==> flow/design.v <==
  module spi_master(mclk,reset,load, read,miso,start,data_in,data_out,mosi,sclk,cs);
  input mclk,reset,load,miso,start,read;
  input [7:0]data_in;
  output [7:0]data_out;
  output reg mosi,cs;
  output sclk;
  int count; 
  reg [7:0]shift_reg;
  reg [7:0]data_out_reg;
  assign data_out=read?data_out_reg:8'h00;
  assign sclk=mclk;
  always @(posedge sclk,negedge reset)
    if(!reset)
      begin
        shift_reg<=0;
        cs<=0;
        mosi<=0;
        data_out_reg<=0;
      end
    else 
      if(start) begin 
        if(load) begin
          shift_reg<=data_in;
          count<=0;
        end
        else if(read)
          data_out_reg<=shift_reg;
        else if(count<8)begin
          shift_reg<={miso,shift_reg[7:1]};
          mosi<=shift_reg[0];
          count<=count+1;
        end
      end
endmodule
From RTL to reports: spi_master
The steps from the RTL of spi_master to its reports follow in flow order.
Lines are those of the file above, counted from 1.
Library cell names are shortened.
Not given: -
- top: spi_master
- clock input: mclk
- library: sky130hd
- timing corner: tt_025C_1v80

Word level
Yosys after proc, flatten, opt, wreduce and memory -nomap, before mapping. Memory bits, and registers merged into a memory's read port (data or address), are not among the register bits. Print and check cells are not counted. Equal cells are merged and count once.
- multiplexer cells at 6
- noted div/mod/pow operators: 0
- reduce/logical cells at 5
- bitwise gates (word level) at 2
- noted magnitude comparators: 1
- noted equal/unequal tests: 1
- noted add/subtract/negate cells: 1
- noted $mul: 0
- shifts and indexed selects: 0
- operator list (kind ; number):
    two-way mux 32 bit ; 2
    adder 32 x 2 -> 32 bit with constant B ; 1
    less-than comparator 32 x 5 -> 1 bit with constant B ; 1
    two-way mux 8 bit ; 4
    AND reduction 4 bit ; 2
    AND reduction 3 bit ; 2
    inverter 1 bit ; 2
    inequality test 2 bit with constant B ; 1
    nonzero test 2 bit ; 1
- input bits at 14
- flip-flop bits (word level) at 49
- noted clocked read ports x word width: 0
- bits in latches at 0
- RAM bits: 0
- memories at 0
- cells after elaboration at 20
- ROM bits: 0

Depth
Yosys ltp: most cells in a row. Word level: on the elaborated netlist, between registers, memories and ports. Mapped: between sequential cells and ports; inverters and the memories' decode and read muxes count.
- depth in word-level cells at 4
- ABC_AREA: 0
- depth in mapped cells: 7
- depth with buffers taken out at 6

Synthesis result
Source: synth_stat.txt of the flow (Yosys; design flattened, memories mapped). It holds for the ABC_AREA given above (unset counts as 0); a run with the other value may have another netlist.
The area totals of this step are shown rounded.
- cell types (type ; number):
    edfxtp_1 ; 32
    dfrtp_1 ; 17
    xor2_1 ; 18
    nor2_1 ; 31
    mux2_2 ; 9
    nand4_1 ; 13
    mux2i_1 ; 8
    a21oi_1 ; 14
    xnor2_1 ; 7
    nand2_1 ; 14
    a31oi_1 ; 8
    and2_1 ; 8
    and3_1 ; 7
    nor4_1 ; 7
    nand4_2 ; 3
    or3_1 ; 5
    clkbuf_1 ; 7
    nand3_1 ; 5
Other cell types: 17; their cells: 24.
- mapped area at 2590 µm²
- noted mapped flip-flops: 49
- cells in the netlist: 237

--- measured runs ---
2 stored runs of spi_master in the flow (synthesis by Yosys, layout by OpenROAD, sky130hd cells), in arbitrary order. Constraints: input delay and output delay 20% of the set period each, output load 0.01 pF.
"power consumption": no workload was simulated; the value follows from the tool's default switching activity.
The results are shown rounded.

Entry A

==> flow/run.sh <==
#!/bin/bash
# the make line also repeats the synthesis and layout settings of config.mk as NAME=value (left out here)
make -C /OpenROAD-flow-scripts/flow DESIGN_CONFIG=/design/flow/config.mk WORK_HOME=/design/flow/orfs CLKGATE_MAP_FILE= finish
==> flow/config.mk <==
export PLATFORM = sky130hd
export DESIGN_NAME = spi_master
export DESIGN_NICKNAME = spi_master
export VERILOG_FILES = /design/flow/design.v
export SDC_FILE = /design/flow/constraint.sdc
export NUM_CORES = 4
export LEC_CHECK = 0
export CAP_MARGIN = 20
export CORE_MARGIN = 2
export CORE_UTILIZATION = 46
export SLEW_MARGIN = 20
==> flow/constraint.sdc <==
create_clock -name core_clock -period 3.32 [get_ports {mclk}]
set_input_delay 0.6640 -clock core_clock [delete_from_list [all_inputs] [get_ports {mclk}]]
set_output_delay 0.6640 -clock core_clock [all_outputs]
set_load 0.01 [all_outputs]

Measured in entry A:
- worst setup slack after layout at 0.302 ns
- noted the power consumption: 1,420 uW
- total die area at 6,260 µm²
- chip area in the Yosys report: 2,590 µm²
- noted the worst hold slack after layout: 0.505 ns
- post-layout utilization at 55.2%
- total negative setup slack at 0.000 ns
- std-cell area (final layout) at 3,020 µm²

Entry B

==> flow/run.sh <==
#!/bin/bash
# the make line also repeats the synthesis and layout settings of config.mk as NAME=value (left out here)
make -C /OpenROAD-flow-scripts/flow DESIGN_CONFIG=/design/flow/config.mk WORK_HOME=/design/flow/orfs CLKGATE_MAP_FILE= finish
==> flow/config.mk <==
export PLATFORM = sky130hd
export DESIGN_NAME = spi_master
export DESIGN_NICKNAME = spi_master
export VERILOG_FILES = /design/flow/design.v
export SDC_FILE = /design/flow/constraint.sdc
export NUM_CORES = 4
export LEC_CHECK = 0
export ABC_AREA = 0
export CAP_MARGIN = 5
export CELL_PAD_IN_SITES_DETAIL_PLACEMENT = 1
export CORE_MARGIN = 6
export CORE_UTILIZATION = 60
export GPL_ROUTABILITY_DRIVEN = 0
export GPL_TIMING_DRIVEN = 1
export MAX_ROUTING_LAYER = met5
export MIN_ROUTING_LAYER = met1
export PLACE_DENSITY_LB_ADDON = 0.18
export SLEW_MARGIN = 20
export TNS_END_PERCENT = 25
==> flow/constraint.sdc <==
create_clock -name core_clock -period 3.62 [get_ports {mclk}]
set_input_delay 0.7240 -clock core_clock [delete_from_list [all_inputs] [get_ports {mclk}]]
set_output_delay 0.7240 -clock core_clock [all_outputs]
set_load 0.01 [all_outputs]

Measured in entry B:
- worst setup slack after layout at 0.373 ns
- noted the power consumption: 1,530 uW
- total die area at 6,050 µm²
- chip area in the Yosys report: 2,590 µm²
- noted the worst hold slack after layout: 0.513 ns
- post-layout utilization at 75.0%
- total negative setup slack at 0.000 ns
- std-cell area (final layout) at 3,040 µm²
--- end ---
